==> flow/design.v <==
`timescale 1ns / 1ps
module RoundRobin( input clk,
                   input rst,
                   input st,
                   input inputtask,
                   input [20-1:0] task_in,
                   output empty,
                   output reg [16-1:0] task_out
                  );
    integer i;
    reg [1:0] current_state,next_state;
    localparam [1:0] S_INIT = 0;
    localparam [1:0] S_PICK = 1;
    localparam [1:0] S_EXEC = 2;
    reg [6-1:0] timer;
    reg [26-1:0] store [5-1:0];
    reg [2:0] jei; 
    wire [6-1:0]jei_time;
    assign jei_time = store[jei][25:20];
    wire jei_is_latest;
    assign jei_is_latest =  (store[jei][25:20] >=store[0][25:20] || store[0][19:16] == 0)&&
                            (store[jei][25:20] >=store[1][25:20] || store[1][19:16] == 0)&&
                            (store[jei][25:20] >=store[2][25:20] || store[2][19:16] == 0)&&
                            (store[jei][25:20] >=store[3][25:20] || store[3][19:16] == 0)&&
                            (store[jei][25:20] >=store[4][25:20] || store[4][19:16] == 0);
    assign empty = (store[0][19:16] == 0)&&(store[1][19:16] == 0)&&(store[2][19:16] == 0)&&(store[3][19:16] == 0)&&(store[4][19:16] == 0);
    wire db00,db01,db02,db03,db04;
    wire db10,db11,db12,db13,db14;
    wire db20,db21,db22,db23,db24;
    assign db00=(store[0][19:16]!=0 && store[0][19:16]!=1);
    assign db01=(store[1][19:16]!=0 && store[1][19:16]!=1);
    assign db02=(store[2][19:16]!=0 && store[2][19:16]!=1);
    assign db03=(store[3][19:16]!=0 && store[3][19:16]!=1);
    assign db04=(store[4][19:16]!=0 && store[4][19:16]!=1);
    assign il0 =  (jei_is_latest && ((store[0][25:20] <store[1][25:20]||store[1][25:20]==0)&&(store[0][25:20]<store[2][25:20]||store[2][25:20]==0)&&(store[0][25:20]<store[3][25:20]||store[3][25:20]==0)&&(store[0][25:20]<store[4][25:20]||store[4][25:20]==0)));
    assign il1 =  (jei_is_latest && ((store[1][25:20] <store[0][25:20]||store[0][25:20]==0)&&(store[1][25:20]<store[2][25:20]||store[2][25:20]==0)&&(store[1][25:20]<store[3][25:20]||store[3][25:20]==0)&&(store[1][25:20]<store[4][25:20]||store[4][25:20]==0)));
    assign il2 =  (jei_is_latest && ((store[2][25:20] <store[0][25:20]||store[0][25:20]==0)&&(store[2][25:20]<store[1][25:20]||store[1][25:20]==0)&&(store[2][25:20]<store[3][25:20]||store[3][25:20]==0)&&(store[2][25:20]<store[4][25:20]||store[4][25:20]==0)));
    assign il3 =  (jei_is_latest && ((store[3][25:20] <store[0][25:20]||store[0][25:20]==0)&&(store[3][25:20]<store[1][25:20]||store[1][25:20]==0)&&(store[3][25:20]<store[2][25:20]||store[2][25:20]==0)&&(store[3][25:20]<store[4][25:20]||store[4][25:20]==0)));
    assign il4 =  (jei_is_latest && ((store[4][25:20] <store[0][25:20]||store[0][25:20]==0)&&(store[4][25:20]<store[1][25:20]||store[1][25:20]==0)&&(store[4][25:20]<store[2][25:20]||store[2][25:20]==0)&&(store[4][25:20]<store[3][25:20]||store[3][25:20]==0)));
    assign nl0 = (!jei_is_latest && (store[0][25:20]>jei_time) &&(store[1][19:16] == 0||store[1][25:20]<=jei_time||store[0][25:20] <store[1][25:20])&&(store[2][19:16] == 0||store[2][25:20]<=jei_time||store[0][25:20] <store[2][25:20])&&(store[3][19:16] == 0||store[3][25:20]<=jei_time||store[0][25:20] <store[3][25:20])&&(store[4][19:16] == 0||store[4][25:20]<=jei_time||store[0][25:20] <store[4][25:20]) );
    assign nl1 = (!jei_is_latest && (store[1][25:20]>jei_time) &&(store[0][19:16] == 0||store[0][25:20]<=jei_time||store[1][25:20] <store[0][25:20])&&(store[2][19:16] == 0||store[2][25:20]<=jei_time||store[1][25:20] <store[2][25:20])&&(store[3][19:16] == 0||store[3][25:20]<=jei_time||store[1][25:20] <store[3][25:20])&&(store[4][19:16] == 0||store[4][25:20]<=jei_time||store[1][25:20] <store[4][25:20]) );
    assign nl2 = (!jei_is_latest && (store[2][25:20]>jei_time) &&(store[0][19:16] == 0||store[0][25:20]<=jei_time||store[2][25:20] <store[0][25:20])&&(store[1][19:16] == 0||store[1][25:20]<=jei_time||store[2][25:20] <store[1][25:20])&&(store[3][19:16] == 0||store[3][25:20]<=jei_time||store[2][25:20] <store[3][25:20])&&(store[4][19:16] == 0||store[4][25:20]<=jei_time||store[2][25:20] <store[4][25:20]) );
    assign nl3 = (!jei_is_latest && (store[3][25:20]>jei_time) &&(store[0][19:16] == 0||store[0][25:20]<=jei_time||store[3][25:20] <store[0][25:20])&&(store[1][19:16] == 0||store[1][25:20]<=jei_time||store[3][25:20] <store[1][25:20])&&(store[2][19:16] == 0||store[2][25:20]<=jei_time||store[3][25:20] <store[2][25:20])&&(store[4][19:16] == 0||store[4][25:20]<=jei_time||store[3][25:20] <store[4][25:20]) );
    assign nl4 = (!jei_is_latest && (store[4][25:20]>jei_time) &&(store[0][19:16] == 0||store[0][25:20]<=jei_time||store[4][25:20] <store[0][25:20])&&(store[1][19:16] == 0||store[1][25:20]<=jei_time||store[4][25:20] <store[1][25:20])&&(store[2][19:16] == 0||store[2][25:20]<=jei_time||store[4][25:20] <store[2][25:20])&&(store[3][19:16] == 0||store[3][25:20]<=jei_time||store[4][25:20] <store[3][25:20]) );
    always @(posedge clk ) begin
        if(rst)current_state <= S_INIT;
        else current_state <= next_state;
        case(current_state)
            S_INIT:begin
                timer<=0;
                jei <=0;
                for (i = 0; i<5; i=i+1) begin
                    store[i] <= 0;
                end
            end
            S_PICK:begin
                timer <= timer+1;
               if (inputtask) begin
                   if(store[0][19:16] == 0) store[0] <= {timer,task_in};
                   else if(store[1][19:16] == 0) store[1] <= {timer,task_in};
                   else if(store[2][19:16] == 0) store[2] <= {timer,task_in};
                   else if(store[3][19:16] == 0) store[3] <= {timer,task_in};
                   else if(store[4][19:16] == 0) store[4] <= {timer,task_in};
               end
               else if(empty)begin
                    jei <=0;
                    for (i = 0; i<5; i=i+1) begin
                    store[i] <= 0;
                end
               end
                if((store[0][19:16]!=0 )&& (il0 || nl0))begin
                    store[0][19:16] <= store[0][19:16] - 1;
                    jei <= 0;   
                end
                else if((store[1][19:16]!=0)&& (il1 || nl1))begin 
                    store[1][19:16] <= store[1][19:16] - 1;
                    jei <= 1;  
                end
                else if((store[2][19:16]!=0)&& (il2 ||nl2))begin
                    store[2][19:16] <= store[2][19:16] - 1;
                    jei <= 2;  
                end
                else if((store[3][19:16]!=0)&&(il3||nl3))begin
                    store[3][19:16] <= store[3][19:16] - 1;
                    jei <= 3;  
                end  
                else if((store[4][19:16]!=0)&&(il4||nl4))begin
                    store[4][19:16] <= store[4][19:16] - 1;
                    jei <= 4;  
                end 
            end
            S_EXEC:begin
                timer <= timer+1;
               if (inputtask) begin
                   if(store[0][19:16] == 0) store[0] <= {timer,task_in};
                   else if(store[1][19:16] == 0) store[1] <= {timer,task_in};
                   else if(store[2][19:16] == 0) store[2] <= {timer,task_in};
                   else if(store[3][19:16] == 0) store[3] <= {timer,task_in};
                   else if(store[4][19:16] == 0) store[4] <= {timer,task_in};
               end
               store[jei][19:16] <= store[jei][19:16] - 1;
            end
        endcase
    end
    always @(*) begin
        case(current_state)
            S_INIT:next_state=(st)?S_PICK:S_INIT;
            S_PICK:begin
                if((store[0][19:16]!=0 && store[0][19:16]!=1)&&(il0||nl0))begin
                    next_state = S_EXEC; 
                end
                else if((store[1][19:16]!=0 && store[1][19:16]!=1)&&(il1||nl1))begin 
                    next_state = S_EXEC; 
                end
                else if((store[2][19:16]!=0&&store[2][19:16]!=1)&&(il2||nl2))begin
                    next_state = S_EXEC; 
                end
                else if((store[3][19:16]!=0 && store[3][19:16]!=1)&&(il3||nl3))begin
                    next_state = S_EXEC; 
                end  
                else if((store[4][19:16]!=0&&store[4][19:16]!=1)&&(il4||nl4))begin
                    next_state = S_EXEC; 
                end 
                else next_state = S_PICK;
            end
            S_EXEC:next_state = S_PICK;
            default: next_state  = S_INIT;
        endcase
    end
    always @(*) begin
        task_out = 16'd65535;
        if(current_state == S_PICK)begin
            if((store[0][19:16]!=0 )&& (il0 || nl0))begin
                task_out = store[0][15:0];   
            end
            else if((store[1][19:16]!=0)&& (il1 || nl1))begin 
                task_out = store[1][15:0];  
            end
            else if((store[2][19:16]!=0)&& (il2 ||nl2))begin
                task_out = store[2][15:0];  
            end
            else if((store[3][19:16]!=0)&&(il3||nl3))begin
                task_out = store[3][15:0];   
            end  
            else if((store[4][19:16]!=0)&&(il4||nl4))begin
                task_out = store[4][15:0];    
            end 
        end
        else if(current_state == S_EXEC)begin
            task_out = store[jei][15:0];
        end
    end
endmodule
======== Step by step through the tools: RoundRobin ========
What the tools print for RoundRobin, step after step.
Lines are those of the file above, counted from 1.
Operators carry their Yosys type and port widths (W data, S select, Z words).
Cell names lack the library's common part.
A cell with - has no value.
set-up
  top ..................................... RoundRobin
  clock input ............................. clk
  cell library ............................ sky130hd
  corner .................................. tt_025C_1v80

======== Word-level counts ========
Yosys after proc, flatten, opt, wreduce and memory -nomap, before mapping. Print and check cells are not counted. Equal cells are merged and count once.
Yosys's memory passes give these memory sizes; they may raise the number of words (mostly to a power of two), join words into wider ones and drop unused or constant bits.
storage and ports
  register bits ........................... 11
  bits in writable memories ............... 208
  memories kept ........................... 1
  input bits .............................. 24
  output and inout bits ................... 17
  elaborated cells ........................ 339
memory list
  memory  depth  bits a word  RTL line  RTL
  store   8      26           16        reg [26-1:0] store [5-1:0];
cells by class
  $add $sub $neg .......................... 7
  $lt $le $gt $ge ......................... 35
  equality and inequality tests ........... 9
  mux-type cells .......................... 137
  reductions and logical operators ........ 147
operator list
  kind                   count
  $mux W26               51
  $reduce_or A208 Y1     3
  $mux W208              3
  $lt A6 B6 Y1           20
  $mux W16               7
  $logic_and A1 B1 Y1    68
  $mux W1                56
  $logic_or A1 B1 Y1     55
  $sub A4 B1 Y5 const B  6
  $ge A6 B6 Y1           5
  $gt A6 B6 Y1           5
  $le A6 B6 Y1           5
  $logic_not A6 Y1       5
  $mux W3                9
  $ne A4 B1 Y1 const B   5
  $logic_not A4 Y1       5
  $reduce_bool A4 Y1     5
  $mux W6                3
  $ne A7 B7 Y1 const B   2
  $pmux W6 S2            1
  $mux W2                5
  $add A6 B1 Y6 const B  1
  $pmux W3 S2            1
  $pmux W2 S3            1
  $reduce_bool A2 Y1     2
  $reduce_and A3 Y1      1
  $eq A2 B1 Y1 const B   1
  $eq A2 B2 Y1 const B   1
Not listed: further kinds 3, cells in them 3.

======== Logic depth ========
Depth = most cells in a row (Yosys ltp): at word level without a register or memory, in the mapped netlist without a sequential cell, where the memories' decode and read muxes count.
logic depth
  depth in word-level cells ............... 21
  ABC_AREA ................................ 0
  mapped depth ............................ 16
  depth with buffers taken out ............ 13

======== Netlist ========
The flow's flattened synthesis, as Yosys stat reports it; memories are mapped. The netlist is that of the ABC_AREA named above (0 if unset); the other value can give another one.
Totals and module areas in this step are rounded.
cell types
  type      count  area in all (µm²)
  edfxtp_1  151    4.53E+03
  ha_1      102    1.28E+03
  mux4_2    30     675.648
  a21oi_1   73     365.35
  inv_1     69     258.998
  nand2_1   64     240.23
  nor2_1    63     236.477
  nor3_1    30     150.144
  o21ai_0   29     145.139
  and2_1    23     143.888
  a221oi_1  16     140.134
  dfxtp_1   6      120.115
  o22ai_1   18     112.608
  a31oi_1   15     93.84
  nand4_1   15     93.84
  xnor2_1   9      78.826
  a21o_1    10     75.072
  nand2b_1  12     75.072
Other cell types: 49; their cells: 194.
synthesis totals
  cell count .............................. 929
  synthesis area .......................... 10300 µm²
  sequential area ......................... 4650 µm²
  mapped flip-flops ....................... 157
  buffers ................................. 30

======== Timing after synthesis ========
OpenSTA on the mapped netlist: ideal clock, no wires. The path of least setup slack (recovery checks aside). Input and output delay are each 20% of the period. Register names are those of the netlist, which keeps one name where synthesis merged equal registers.
timing post-synthesis
  kind .................................... register to output
  start ................................... register (name not given)
  end ..................................... output task_out[10]
  clock period ............................ 12.0 ns
  output delay ............................ 2.400 ns
  launch time at the first pin ............ 0.000 ns
  arrival ................................. 5.045 ns
  data required time ...................... 9.600 ns
  slack ................................... 4.555 ns
  path delay .............................. 5.045 ns
  stages .................................. 17
  path buffers ............................ 4
  synthesis period reached ................ 7.445 ns
"path delay" is the arrival time less input delay plus setup time.
At an output port there is no setup time.
"stages": output pins that drive a net of the path, with the launching flip-flop's if there is one; two outputs of one cell count as two.
"synthesis period reached" is the clock period less the worst setup slack; recovery checks do not enter. This is arithmetic on one report: input and output delays are still those of the set period (20% each).
on the way, post-synthesis
  cells stage by stage .................... dfxtp_1 -> buf_1 -> buf_2 -> buf_2 -> mux4_2 -> a22oi_1 -> ha_1 -> and4_1 -> a31o_2 -> a31o_2 -> o22a_1 -> o211a_1 -> a21o_1 -> buf_2 -> nor4b_1 -> inv_1 -> o311ai_0
ends and longest elaborated chain, post-synthesis
  item       RTL line  RTL
  to (decl)  8         output reg [16-1:0] task_out
Chain of elaborated cells between the ends: none given.

======== Path in the finished layout ========
Path of least setup slack in the final report of stored run 1 (OpenROAD, finished layout, wires in). Where an end is a register, its clock arrival counts in the times.
timing after layout
  kind .................................... register to output
  start ................................... memory store[3][25]
  end ..................................... output task_out[12]
  clock period ............................ 4.66 ns
  output delay ............................ 0.93 ns
  launch time at the first pin ............ 0.43 ns
  arrival ................................. 4.39 ns
  data required time ...................... 3.73 ns
  slack ................................... -0.66 ns
  stages .................................. 18
  path buffers ............................ 5
on the way, after layout
  cells stage by stage .................... edfxtp_1 -> mux4_2 -> a22oi_2 -> ha_1 -> and4_1 -> a31o_2 -> a31o_4 -> nand2_4 -> nor4b_4 -> buf_4 -> buf_6 -> buf_6 -> a21oi_4 -> buf_12 -> nor2_1 -> or4b_1 -> a31oi_2 -> buf_2
ends and longest elaborated chain, after layout
  item         RTL line  RTL
  from (decl)  16        reg [26-1:0] store [5-1:0];
  to (decl)    8         output reg [16-1:0] task_out
Chain of elaborated cells between the ends: none given.

Settings and measured results of 2 stored flow runs for module RoundRobin (sky130hd), not sorted in any way. The constraints put input and output delay at 20% of the set period each and load the outputs with 0.01 pF.
"period achieved" is the run's clock period less its worst setup slack. It is reckoned from that one timing run; input and output delays stay at 20% of the period that was set.
"time of the worst setup path" means the part of the period allowed to the worst setup path (the constraints hold back 20% at inputs and 20% at outputs) less its slack; where the path has registers, the arrival times of their clocks count too.
Results are given in rounded form.

---- stored run 1 ----
settings
  period_ns = 4.66
  CORE_UTILIZATION = 32
  PLACE_DENSITY_LB_ADDON = 0.24
  CORE_ASPECT_RATIO = 1.11
  CORE_MARGIN = 4
  CELL_PAD_IN_SITES_GLOBAL_PLACEMENT = 3
  CELL_PAD_IN_SITES_DETAIL_PLACEMENT = 1
  TNS_END_PERCENT = 45
  ABC_AREA = 0
  CTS_CLUSTER_DIAMETER = 135
  SLEW_MARGIN = 0
  CAP_MARGIN = 20
results
  worst setup slack after layout .......... -0.664 ns
  worst-case hold slack ................... 0.588 ns
  die area ................................ 35000 µm²
  time of the worst setup path ............ 4.39 ns
  class of the worst setup path ........... register to output
  mapped cell area after synthesis ........ 10300 µm²
  period achieved ......................... 5.324 ns
  std-cell area (final layout) ............ 13500 µm²

---- stored run 2 ----
settings
  period_ns = 5.8
  CORE_UTILIZATION = 56
  PLACE_DENSITY = 0.74
  CORE_MARGIN = 2
  TNS_END_PERCENT = 15
  CTS_CLUSTER_SIZE = 23
  CAP_MARGIN = 20
  SLEW_MARGIN = 20
results
  worst setup slack after layout .......... -0.009 ns
  worst-case hold slack ................... 0.586 ns
  die area ................................ 19400 µm²
  time of the worst setup path ............ 4.65 ns
  class of the worst setup path ........... register to output
  mapped cell area after synthesis ........ 10300 µm²
  period achieved ......................... 5.809 ns
  std-cell area (final layout) ............ 12200 µm²
